==> flow/design.v <==
module reactiontime(enableCount1, enableCount2, enableCount3, enableCount4, overallScore, press1, press2, press3, press4, clk, reset,HEXCOUNTER1,HEXCOUNTER2,HEXCOUNTER3,HEXCOUNTER4,pad1, pad2, pad3, pad4,resetscore);
	input enableCount1, enableCount2, enableCount3, enableCount4, clk, reset;
	reg startCount1, startCount2, startCount3, startCount4;
	reg enablescore;
	reg [25:0]countbeforeincrement;	
	input press1, press2, press3, press4, pad1, pad2, pad3, pad4;
	input resetscore;
	reg [30:0] count1, count2, count3, count4;
	output reg [7:0]overallScore; 
	output reg [3:0]HEXCOUNTER1;
	output reg [3:0]HEXCOUNTER2;
	output reg [3:0]HEXCOUNTER3;
	output reg [3:0]HEXCOUNTER4;
	always@(posedge clk)
		begin
			if(resetscore)begin
			overallScore<=8'b0;end
			if(reset) begin   
				count1=31'd50000000;
				count2=31'd50000000;
				count3=31'd50000000;
				count4=31'd50000000;
				countbeforeincrement<=0;
				overallScore<=8'b0;
				end
			else begin
			if(enableCount1)
				startCount1<=1'b1;
			if(enableCount2)
				startCount2<=1'b1;
			if(enableCount3)
				startCount3<=1'b1;
			if(enableCount4)
				startCount4<=1'b1;
			if(enablescore==1'b1)
				begin 
					if(countbeforeincrement<26'd5000000)
					countbeforeincrement<=countbeforeincrement+1;
					else if(countbeforeincrement>=26'd5000000)
						begin
						overallScore<=overallScore+1;
						enablescore<=1'b0;
						countbeforeincrement<=0;
						end
				end
			if(startCount1)begin
				if(count1 > 31'd90000000) 
					begin
					HEXCOUNTER1<=4'd3;
					count1<=count1-1;
					end
				else if(count1<=31'd90000000 && count1>31'd50000001)
					begin
					HEXCOUNTER1 <= 4'd2;
					count1<=count1-1;
					if(press1 || pad1)
						begin
						enablescore<=1'b1;
						startCount1 <= 1'b0;
						count1 <= 31'd0;
						HEXCOUNTER1 <= 3'd0;
						end
					end
				else if(count1<=31'd50000001 && count1>31'd5000000) 
					begin
					HEXCOUNTER1<=4'd1;
					count1<=count1-1;
					if(press1 || pad1) 
						begin
						enablescore<=1'b1;
						startCount1<=1'b0;
						count1<=31'd0;
						HEXCOUNTER1<=3'd0;
						end
					end
				else if(count1<=31'd5000000&&count1>31'd0)
					begin
					HEXCOUNTER1<=4'd0;
					count1<=count1-1;
					if(press1 || pad1)
						begin
						enablescore<=1'b1;
						startCount1<=1'b0;
						count1<=31'd0;
						HEXCOUNTER1<=3'd0;
						end
					end
				else if(count1==31'd0)
					begin
					count1<=31'd50000000;
					startCount1<=1'b0;
					end
				end
			if(startCount2)begin
				if(count2>31'd90000000)
					begin
					HEXCOUNTER2<=4'd3;
					count2<=count2-1;
					end
				else if(count2<=31'd90000000&&count2>31'd50000001)
					begin
					HEXCOUNTER2<=4'd2;
					count2<=count2-1;
					if(press2 || pad2)
						begin
						enablescore<=1'b1;
						startCount2<=1'b0;
						count2<=31'd0;
						HEXCOUNTER2<=3'd0;
						end
					end
				else if(count2<=31'd50000001&&count2>31'd5000000)
					begin
					HEXCOUNTER2<=4'd1;
					count2<=count2-1;
					if(press2 || pad2)
						begin
						enablescore<=1'b1;
						startCount2<=1'b0;
						count2<=31'd0;
						HEXCOUNTER2<=3'd0;
						end
					end
				else if(count2<=31'd5000000&&count2>31'd0)
					begin
					HEXCOUNTER2<=4'd0;
					count2<=count2-1;
					if(press2 || pad2)
						begin
						enablescore<=1'b1;
						startCount2<=1'b0;
						count2<=31'd0;
						HEXCOUNTER2<=3'd0;
						end
					end
				else if(count2==31'd0)
					begin
					count2<=31'd50000000;
					startCount2 <= 1'b0;
					end
				end
			if(startCount3)begin
				if(count3>31'd90000000)
					begin
					HEXCOUNTER3<=4'd3;
					count3<=count3-1;
					end
				else if(count3<=31'd90000000&&count3>31'd50000001)
					begin
					HEXCOUNTER3<=4'd2;
					count3<=count3-1;
					if(press3 || pad3)
						begin
						enablescore<=1'b1;
						startCount3<=1'b0;
						count3<=31'd0;
						HEXCOUNTER3<=3'd0;
						end
					end
				else if(count3<=31'd50000001&&count3>31'd5000000)
					begin
					HEXCOUNTER3<=4'd1;
					count3<=count3-1;
					if(press3 || pad3)
						begin
						enablescore<=1'b1;
						startCount3 <= 1'b0;
						count3 <= 31'd0;
						HEXCOUNTER3<=3'd0;
						end
					end
				else if(count3<=31'd5000000&&count3>31'd0)
					begin
					HEXCOUNTER3<=4'd0;
					count3<=count3-1;
					if(press3 || pad3)
						begin
						enablescore<=1'b1;
						startCount3<=1'b0;
						count3<=31'd0;
						HEXCOUNTER3<=3'd0;
						end
					end
				else if(count3==31'd0)
					begin
					count3<=31'd50000000;
					startCount3<=1'b0;
					end
				end
			if(startCount4)begin
				if(count4>31'd90000000)
					begin
					HEXCOUNTER4<=4'd3;
					count4<=count4-1;
					end
				else if(count4<=31'd90000000&&count4>31'd50000001)
					begin
					HEXCOUNTER4<=4'd2;
					count4<=count4-1;
					if(press4 || pad4)
						begin
						enablescore<=1'b1;
						startCount4<=1'b0;
						count4<=31'd0;
						HEXCOUNTER4<=3'd0;
						end
					end
				else if(count4<=31'd50000001&&count4>31'd5000000)
					begin
					HEXCOUNTER4<=4'd1;
					count4<=count4-1;
					if(press4 || pad4)
						begin
						enablescore<=1'b1;
						startCount4<=1'b0;
						count4<=31'd0;
						HEXCOUNTER4<=3'd0;
						end
					end
				else if(count4<=31'd5000000&&count4>31'd0)
					begin
					HEXCOUNTER4<=4'd0;
					count4<=count4-1;
					if(press4 || pad4)
						begin
						enablescore<=1'b1;
						startCount4<=1'b0;
						count4<=31'd0;
						HEXCOUNTER4<=3'd0;
						end
					end
				else if(count4==31'd0)
					begin
					count4<=31'd50000000;
					startCount4<=1'b0;
					end
				end
			end
		end
	endmodule
== Reports on reactiontime ==
The steps from the RTL of reactiontime to its reports follow in flow order.
Lines are those of the file above, counted from 1.
Operators: Yosys type, input widths -> output width; for muxes data width and select width s.
Cell names lack the library's common part.
A cell with n/a has no value.
Set-up
  top module: reactiontime
  clock port: clk
  standard-cell library: sky130hd
  library corner: tt_025C_1v80

== After elaboration ==
Counts by Yosys on the flattened word-level netlist (proc, flatten, opt, wreduce; memories kept). Register bits leave out memories and registers merged into their read ports (data or address). Print and check cells are left out. Cells with the same type and inputs are merged into one.
Bit counts
  register bits: 179
  input bits: 15
  output and inout bits: 24
  cells after elaboration: 199
Cells by class
  add/sub/neg operators: 6
  $lt $le $gt $ge: 30
  multiplexer cells: 109
  bitwise logic cells: 1
  reduce/logical cells: 38
Operators with widths (count)
  $mux 31: 24
  $sub 31x1->31 const B: 4
  $gt 31x1->1 const B: 4
  $gt 31x23->1 const B: 4
  $le 31x23->1 const B: 4
  $gt 31x26->1 const B: 4
  $le 31x26->1 const B: 4
  $gt 31x27->1 const B: 4
  $le 31x27->1 const B: 4
  $logic_not 31->1: 4
  $mux 1: 63
  $mux 26: 2
  $mux 4: 12
  $mux 8: 4
  $add 26x1->26 const B: 1
  $ge 26x23->1 const B: 1
  $lt 26x23->1 const B: 1
  $reduce_bool 5->1: 4
  $reduce_bool 4->1: 4
  $logic_and 1x1->1: 12
  $reduce_and 3->1: 4
  $reduce_and 2->1: 5
  $add 8x1->8 const B: 1
  $mux 2: 4
  $logic_or 1x1->1: 4
  $reduce_bool 2->1: 1
  $not 1->1: 1

== Depth ==
Depth = most cells in a row (Yosys ltp): at word level without a register or memory, in the mapped netlist without a sequential cell, where the memories' decode and read muxes count.
Depth
  depth in word-level cells: 28
  ABC_AREA: 0
  gate-level depth with buffers: 10
  gate-level depth less buffers: 8

== Mapped cells and area ==
The flow's flattened synthesis, as Yosys stat reports it; memories are mapped. The netlist is that of the ABC_AREA named above (0 if unset); the other value can give another one.
Cell types
  dfxtp_1: count 158, total area 3.16E+03 um^2
  nor2_1: count 190, total area 713.184 um^2
  xnor2_1: count 57, total area 499.229 um^2
  edfxtp_1: count 13, total area 390.374 um^2
  xor2_1: count 34, total area 297.786 um^2
  nor3_1: count 58, total area 290.278 um^2
  o21ai_0: count 53, total area 265.254 um^2
  nand2_1: count 67, total area 251.491 um^2
  nor4_1: count 40, total area 250.24 um^2
  a21oi_1: count 49, total area 245.235 um^2
  clkbuf_1: count 59, total area 221.462 um^2
  nand4_1: count 35, total area 218.96 um^2
  nand3_1: count 31, total area 155.149 um^2
  ha_1: count 12, total area 150.144 um^2
  or3_1: count 22, total area 137.632 um^2
  or4_1: count 18, total area 135.13 um^2
  a31oi_1: count 20, total area 125.12 um^2
  inv_1: count 33, total area 123.869 um^2
Not listed: further types 64, cells in them 271.
Synthesis totals
  cell count: 1220
  mapped area: 9846.9 um^2
  sequential part of the area: 3553.4 um^2
  mapped flip-flops: 171
  buffer cells: 78

== Worst setup path after synthesis ==
OpenSTA on the mapped netlist: ideal clock, no wires. The path of least setup slack (recovery checks aside). Input and output delay are each 20% of the period. Register names are those of the netlist, which keeps one name where synthesis merged equal registers.
Timing post-synthesis
  kind: flip-flop to flip-flop
  start: register count4[0]
  end: register count4[17]
  period: 4.0 ns
  setup time: 0.122 ns
  launch time at the first pin: 0.000 ns
  arrival: 2.599 ns
  required time: 3.878 ns
  slack: 1.280 ns
  delay of the path: 2.721 ns
  stages on the path: 9
  buffers on the path: 0
  period reached after synthesis: 2.72 ns
"delay of the path" is the arrival time less input delay plus setup time.
"stages on the path": output pins that drive a net of the path, with the launching flip-flop's if there is one; two outputs of one cell count as two.
"period reached after synthesis" = period - worst setup slack (recovery checks aside). The figure is calculated, with input and output delays left at 20% of the set period.
Between the ends stands the longest chain of elaborated cells between them, by number of cells; it is not shown to be the way that was timed. Of several equally long chains one is given.
A line is the first line of the expression or statement that the cell stems from. Yosys adds cells for indexed reads and writes and turns some case tables into memories.
A register here has more assigning lines than the two given.
Between the ends, post-synthesis
  cells stage by stage: dfxtp_1 -> inv_1 -> ha_1 -> or3b_2 -> or4b_2 -> nor4_4 -> a21oi_2 -> a221o_1 -> a221o_1
  cells in the longest elaborated chain: 6
  elaborated cells on any way between the ends: 20
  classes of those cells: add/sub: 1; compare: 7; mux: 6; reduce/logical: 6
Ends and longest elaborated chain, post-synthesis
  start: declaration: RTL line 8  | reg [30:0] count1, count2, count3, count4;
  start: assignment: RTL line 194  | count4<=count4-1;
  start: assignment: RTL line 199  | count4<=count4-1;
  $sub 31x1->31: RTL line 223  | count4<=count4-1;
  $mux 31: RTL line 224  | if(press4 || pad4)
  $mux 31: RTL line 220  | else if(count4<=31'd5000000&&count4>31'd0)
  $mux 31: RTL line 208  | else if(count4<=31'd50000001&&count4>31'd5000000)
  $mux 31: RTL line 196  | else if(count4<=31'd90000000&&count4>31'd50000001)
  $mux 31: RTL line 191  | if(count4>31'd90000000)
  end: assignment: RTL line 194
  end: assignment: RTL line 199
  end: declaration: RTL line 8

--- runs ---
Stored flow runs of reactiontime (2 of them; Yosys, OpenROAD, sky130hd). They differ in their settings and are not a sequence. Constraints: input delay and output delay 20% of the set period each, output load 0.01 pF.

Flow files of stored run 1
==> flow/run.sh <==
#!/bin/bash
# the make line also repeats the synthesis and layout settings of config.mk as NAME=value (left out here)
make -C /OpenROAD-flow-scripts/flow DESIGN_CONFIG=/design/flow/config.mk WORK_HOME=/design/flow/orfs CLKGATE_MAP_FILE= finish
==> flow/config.mk <==
export PLATFORM = sky130hd
export DESIGN_NAME = reactiontime
export DESIGN_NICKNAME = reactiontime
export VERILOG_FILES = /design/flow/design.v
export SDC_FILE = /design/flow/constraint.sdc
export NUM_CORES = 4
export LEC_CHECK = 0
export CAP_MARGIN = 20
export CELL_PAD_IN_SITES_DETAIL_PLACEMENT = 1
export CORE_MARGIN = 4
export CORE_UTILIZATION = 46
export GPL_ROUTABILITY_DRIVEN = 0
export GPL_TIMING_DRIVEN = 1
export MAX_ROUTING_LAYER = met5
export MIN_ROUTING_LAYER = met2
export PLACE_DENSITY_LB_ADDON = 0.08
export SETUP_SLACK_MARGIN = 0.53
export SLEW_MARGIN = 20
==> flow/constraint.sdc <==
create_clock -name core_clock -period 1.88 [get_ports {clk}]
set_input_delay 0.3760 -clock core_clock [delete_from_list [all_inputs] [get_ports {clk}]]
set_output_delay 0.3760 -clock core_clock [all_outputs]
set_load 0.01 [all_outputs]

report of stored run 1: did not finish, cts, DPL-0033

Flow files of stored run 2
==> flow/run.sh <==
#!/bin/bash
# the make line also repeats the synthesis and layout settings of config.mk as NAME=value (left out here)
make -C /OpenROAD-flow-scripts/flow DESIGN_CONFIG=/design/flow/config.mk WORK_HOME=/design/flow/orfs CLKGATE_MAP_FILE= finish
==> flow/config.mk <==
export PLATFORM = sky130hd
export DESIGN_NAME = reactiontime
export DESIGN_NICKNAME = reactiontime
export VERILOG_FILES = /design/flow/design.v
export SDC_FILE = /design/flow/constraint.sdc
export NUM_CORES = 4
export LEC_CHECK = 0
export ABC_AREA = 0
export CAP_MARGIN = 25
export CELL_PAD_IN_SITES_DETAIL_PLACEMENT = 2
export CELL_PAD_IN_SITES_GLOBAL_PLACEMENT = 2
export CORE_MARGIN = 4
export CORE_UTILIZATION = 69
export CTS_CLUSTER_DIAMETER = 330
export MAX_ROUTING_LAYER = met5
export PLACE_DENSITY = 0.56
export SETUP_SLACK_MARGIN = 0.79
export SLEW_MARGIN = 20
==> flow/constraint.sdc <==
create_clock -name core_clock -period 2.98 [get_ports {clk}]
set_input_delay 0.5960 -clock core_clock [delete_from_list [all_inputs] [get_ports {clk}]]
set_output_delay 0.5960 -clock core_clock [all_outputs]
set_load 0.01 [all_outputs]

report of stored run 2: did not finish, place, GPL-0301
--- end ---
