==> flow/design.v <==
module dancechoreography(clock,resetn,enablecount);
input clock;
input resetn;
output reg [3:0]enablecount; 
reg [29:0]counterbetweenpulses; 
reg [29:0]upcounter;
reg [1:0]analysetimebetweensteps;
reg [200:0]choreography;
reg [200:0]timing;
reg [20:0]timingcounter;
reg [1:0]analysewhichsteptopress;
reg [1:0]storeChorBits;  
always@(posedge clock)
begin
case(analysetimebetweensteps) 
2'd0:begin
	counterbetweenpulses<=30'd9999999; 
	end
2'd1:begin
	counterbetweenpulses<=30'd5999999;
	end
2'd2:begin
	counterbetweenpulses<=30'd19999999;
	end
3'd3:begin
	counterbetweenpulses<=30'd8999999;
	end
endcase
end
always@(posedge clock)
begin
	case(analysewhichsteptopress) 
	2'd0:begin
		enablecount<=4'b0001;
	end
	2'd1:begin
		enablecount<=4'b0010;
	end
	2'd2:begin
		enablecount<=4'b0100;
	end
	3'd3:begin
		enablecount<=4'b1000;
	end
	endcase
end
always@(posedge clock)
begin
if(resetn)
	begin
	choreography<= 201'b010101000001011100000011011000000100011001000011000000111001001110010011110011100111110011000101101011101010101101101100001010001101010001001010010100101101000110000010111001111111011001010001010100000;
	timing <= 201'b110011100010011100111100001101001000110011000000010100101100011010101111000001100101110010101100010100000000101100011011110010101001000001110011110101011111100011100101110000010110010000010011011101100; 
	analysewhichsteptopress<=2'b11;
	analysetimebetweensteps<=2'b11;
	storeChorBits<=2'b11;
	upcounter<=0;
	end
else
	begin 
	if(upcounter>=counterbetweenpulses)
		begin
		timing<=timing<<2;
		storeChorBits <= choreography[200:199];
		choreography<=choreography<<2;
		choreography[1:0] <= storeChorBits;
		timing[1:0]<=analysewhichsteptopress;
		analysewhichsteptopress<=choreography[200:199];
		analysetimebetweensteps<=timing[200:199];
		upcounter <= 30'd0;
		end
	else if(upcounter<counterbetweenpulses)
		begin
		upcounter<=upcounter+1;
		end
	end
end
endmodule 
From RTL to reports: dancechoreography
What the tools print for dancechoreography, step after step.
Lines are those of the file above, counted from 1.
Cell names lack the library's common part.
Not given: -
- top: dancechoreography
- clock input: clock
- standard-cell library: sky130hd
- library corner: tt_025C_1v80

Elaborated design
Yosys after proc, flatten, opt, wreduce and memory -nomap, before mapping. Enables and synchronous resets that opt folds into registers are not counted as muxes. Memory bits, and registers merged into a memory's read port (data or address), are not among the register bits. Print and check cells are not counted. Equal cells are merged and count once.
- flip-flop bits (word level) at 468
- noted bits in latches: 0
- noted bits in writable memories: 0
- memory bits (read-only): 0
- word width x clocked read ports: 0
- memories kept: 0
- input port bits at 2
- output and inout port bits at 4
- word-level cells: 22
- noted add/subtract/negate cells: 1
- $mul: 0
- divide/modulo/power cells at 0
- noted magnitude comparators: 2
- eq/ne operators: 6
- shift operators at 0
- multiplexer cells: 2
- bitwise operators at 0
- reduce/logical cells at 3
- operators by type and width (operator ; number):
    30-bit case mux with 4-bit select ; 1
    30-bit by 1-bit adder with 30-bit output with constant B ; 1
    30-bit greater-or-equal comparator ; 1
    30-bit < comparator ; 1
    4-bit case mux with 4-bit select ; 1
    2-bit == test with constant B ; 4
    2-bit by 1-bit == test with 1-bit output with constant B ; 2
    2-bit zero test ; 2
    2-bit OR reduction ; 1

Depth
Depth = most cells in a row (Yosys ltp): at word level without a register or memory, in the mapped netlist without a sequential cell, where the memories' decode and read muxes count.
- word-level depth: 2
- noted ABC_AREA: 0
- noted mapped depth: 10
- gate-level depth less buffers at 7

Netlist
Source: synth_stat.txt of the flow (Yosys; design flattened, memories mapped). It holds for the ABC_AREA given above (unset counts as 0); a run with the other value may have another netlist.
- cell count: 1749
- noted synthesis area: 17167.7 µm²
- area of sequential cells at 8968.6 µm²
- noted flip-flop cells: 448
- noted buffer cells: 119
- cells by type (type ; number ; total area (µm²)):
    dfxtp_1 ; 448 ; 8.97E+03
    mux2i_1 ; 404 ; 4.04E+03
    nand2_1 ; 325 ; 1219.92
    nor2_1 ; 298 ; 1.12E+03
    ha_1 ; 24 ; 300.288
    clkbuf_1 ; 71 ; 266.506
    buf_6 ; 20 ; 225.216
    xnor2_1 ; 20 ; 175.168
    nor3_1 ; 31 ; 155.149
    buf_4 ; 19 ; 142.637
    inv_1 ; 20 ; 75.072
    nand3_1 ; 13 ; 65.062
    and4_1 ; 6 ; 52.55
    buf_2 ; 7 ; 35.034
    xor2_1 ; 4 ; 35.034
    buf_8 ; 2 ; 30.029
    and3_1 ; 4 ; 25.024
    nand4_1 ; 4 ; 25.024
Other cell types: 20; their cells: 29.

Worst setup path after synthesis
Source: OpenSTA report_checks on the synthesized netlist (no wires, ideal clock, input and output delay 20% of the period each), path of least setup slack; recovery checks are left aside. Register names are those of the netlist, which keeps one name where synthesis merged equal registers.
- path kind: flip-flop to flip-flop
- start point: reg upcounter[25]
- end point: reg timing[199]
- clock period at 2.4 ns
- library setup time: 0.122 ns
- launch time at the first pin at 0.000 ns
- arrival at 2.473 ns
- noted data required time: 2.278 ns
- noted slack: -0.195 ns
- delay of the path: 2.595 ns
- noted driving pins on the path: 9
- path buffers at 3
- period reached after synthesis at 2.595 ns
"delay of the path" = arrival - input delay + setup time.
"driving pins on the path": output pins that drive a net of the path, with the launching flip-flop's if there is one; two outputs of one cell count as two.
"period reached after synthesis" is the clock period less the worst setup slack; recovery checks do not enter. This is arithmetic on one report: input and output delays are still those of the set period (20% each).
The rows between start and end are the longest chain of elaborated cells between them; the timing report does not say that the signal goes this way. Where chains are equally long, one stands for them.
Each line given opens the expression or statement behind the cell; cells for indexed reads and writes are added by Yosys, which also makes memories of some case tables.
At most two assigning lines are given for a register; there are more.
- cell sequence: dfxtp_1 or4_1 or3_4 or4_4 o221a_1 buf_4 buf_8 buf_6 mux2i_1
- noted length of the longest elaborated chain: 1
- elaborated cells between the ends (all ways) at 1
- noted RTL lines with such cells: 1
- those cells by class: 1 x compare
- RTL lines, path after synthesis (element ; RTL line ; RTL):
    start: declaration ; 6 ; reg [29:0]upcounter;
    start: assignment ; 56 ; upcounter<=0;
    start: assignment ; 73 ; upcounter<=upcounter+1;
    30-bit greater-or-equal comparator ; 60 ; if(upcounter>=counterbetweenpulses)
    end: assignment ; 52 ; timing <= 201'b11001110001001110011110000110100100011001100000001010010110001101010111100000110010111001010110 ...
    end: assignment ; 62 ; timing<=timing<<2;
    end: declaration ; 9 ; reg [200:0]timing;

Worst path after layout
From the final timing report of flow run A: the path of least setup slack in the routed layout; clock arrival at registers is part of the times.
- path kind: flip-flop to flip-flop
- start point: reg upcounter[25]
- end point: reg timing[15]
- clock period at 3.43 ns
- library setup time: 0.07 ns
- launch time at the first pin at 0.52 ns
- arrival at 3.39 ns
- noted data required time: 3.88 ns
- noted slack: 0.49 ns
- noted driving pins on the path: 7
- path buffers at 1
The rows between start and end are the longest chain of elaborated cells between them; the timing report does not say that the signal goes this way. Where chains are equally long, one stands for them.
At most two assigning lines are given for a register; there are more.
- cell sequence: dfxtp_1 or4_1 or3_4 or4_4 o221ai_4 buf_12 mux2i_1
- noted length of the longest elaborated chain: 1
- elaborated cells between the ends (all ways) at 1
- noted RTL lines with such cells: 1
- those cells by class: 1 x compare
- RTL lines, path after layout (element ; RTL line ; RTL):
    start: declaration ; 6 ; reg [29:0]upcounter;
    start: assignment ; 56 ; upcounter<=0;
    start: assignment ; 73 ; upcounter<=upcounter+1;
    30-bit greater-or-equal comparator ; 60 ; if(upcounter>=counterbetweenpulses)
    end: assignment ; 52 ; timing <= 201'b11001110001001110011110000110100100011001100000001010010110001101010111100000110010111001010110 ...
    end: assignment ; 62 ; timing<=timing<<2;
    end: declaration ; 9 ; reg [200:0]timing;

Memo
Re: implementation data of dancechoreography

Stored flow runs of dancechoreography (2 of them; Yosys, OpenROAD, sky130hd). They differ in their settings and are not a sequence. Constraints: input delay and output delay 20% of the set period each, output load 0.01 pF.
"time of the worst setup path" is the time allowed to the run's worst setup path (the clock period less input and output delay, where it has them) less its slack. Clock arrival times count: a late capture clock shortens it, a late launch clock lengthens it.
By "power consumption" is meant OpenSTA's value without simulated activity: inputs other than the clock are taken to toggle once in ten clock periods, and the tool carries that through the logic.

Flow run A

==> flow/run.sh <==
#!/bin/bash
# the make line also repeats the synthesis and layout settings of config.mk as NAME=value (left out here)
make -C /OpenROAD-flow-scripts/flow DESIGN_CONFIG=/design/flow/config.mk WORK_HOME=/design/flow/orfs CLKGATE_MAP_FILE= finish
==> flow/config.mk <==
export PLATFORM = sky130hd
export DESIGN_NAME = dancechoreography
export DESIGN_NICKNAME = dancechoreography
export VERILOG_FILES = /design/flow/design.v
export SDC_FILE = /design/flow/constraint.sdc
export NUM_CORES = 4
export LEC_CHECK = 0
export CAP_MARGIN = 20
export CORE_MARGIN = 2
export CORE_UTILIZATION = 56
export CTS_CLUSTER_DIAMETER = 105
export CTS_CLUSTER_SIZE = 30
export MAX_ROUTING_LAYER = met5
export PLACE_DENSITY_LB_ADDON = 0.29
export SETUP_SLACK_MARGIN = 0.14
export SLEW_MARGIN = 20
==> flow/constraint.sdc <==
create_clock -name core_clock -period 3.43 [get_ports {clock}]
set_input_delay 0.6860 -clock core_clock [delete_from_list [all_inputs] [get_ports {clock}]]
set_output_delay 0.6860 -clock core_clock [all_outputs]
set_load 0.01 [all_outputs]

Measured in flow run A:
- synthesized cell area at 17167.7 µm²
- noted the die size: 32073.2 µm²
- utilization in the final report: 59.0 %
- noted the lowest setup slack: 0.485 ns
- power consumption: 8.816 mW
- time of the worst setup path: 2.94 ns
- type of the worst setup path: flip-flop to flip-flop

Flow run B

==> flow/run.sh <==
#!/bin/bash
# the make line also repeats the synthesis and layout settings of config.mk as NAME=value (left out here)
make -C /OpenROAD-flow-scripts/flow DESIGN_CONFIG=/design/flow/config.mk WORK_HOME=/design/flow/orfs CLKGATE_MAP_FILE= finish
==> flow/config.mk <==
export PLATFORM = sky130hd
export DESIGN_NAME = dancechoreography
export DESIGN_NICKNAME = dancechoreography
export VERILOG_FILES = /design/flow/design.v
export SDC_FILE = /design/flow/constraint.sdc
export NUM_CORES = 4
export LEC_CHECK = 0
export CAP_MARGIN = 20
export CORE_MARGIN = 2
export CORE_UTILIZATION = 40
export SETUP_SLACK_MARGIN = 0.45
export SLEW_MARGIN = 20
==> flow/constraint.sdc <==
create_clock -name core_clock -period 2.87 [get_ports {clock}]
set_input_delay 0.5740 -clock core_clock [delete_from_list [all_inputs] [get_ports {clock}]]
set_output_delay 0.5740 -clock core_clock [all_outputs]
set_load 0.01 [all_outputs]

Measured in flow run B:
- synthesized cell area at 17167.7 µm²
- noted the die size: 44592.8 µm²
- utilization in the final report: 50.1 %
- noted the lowest setup slack: 0.123 ns
- power consumption: 13.778 mW
- time of the worst setup path: 2.75 ns
- type of the worst setup path: flip-flop to flip-flop
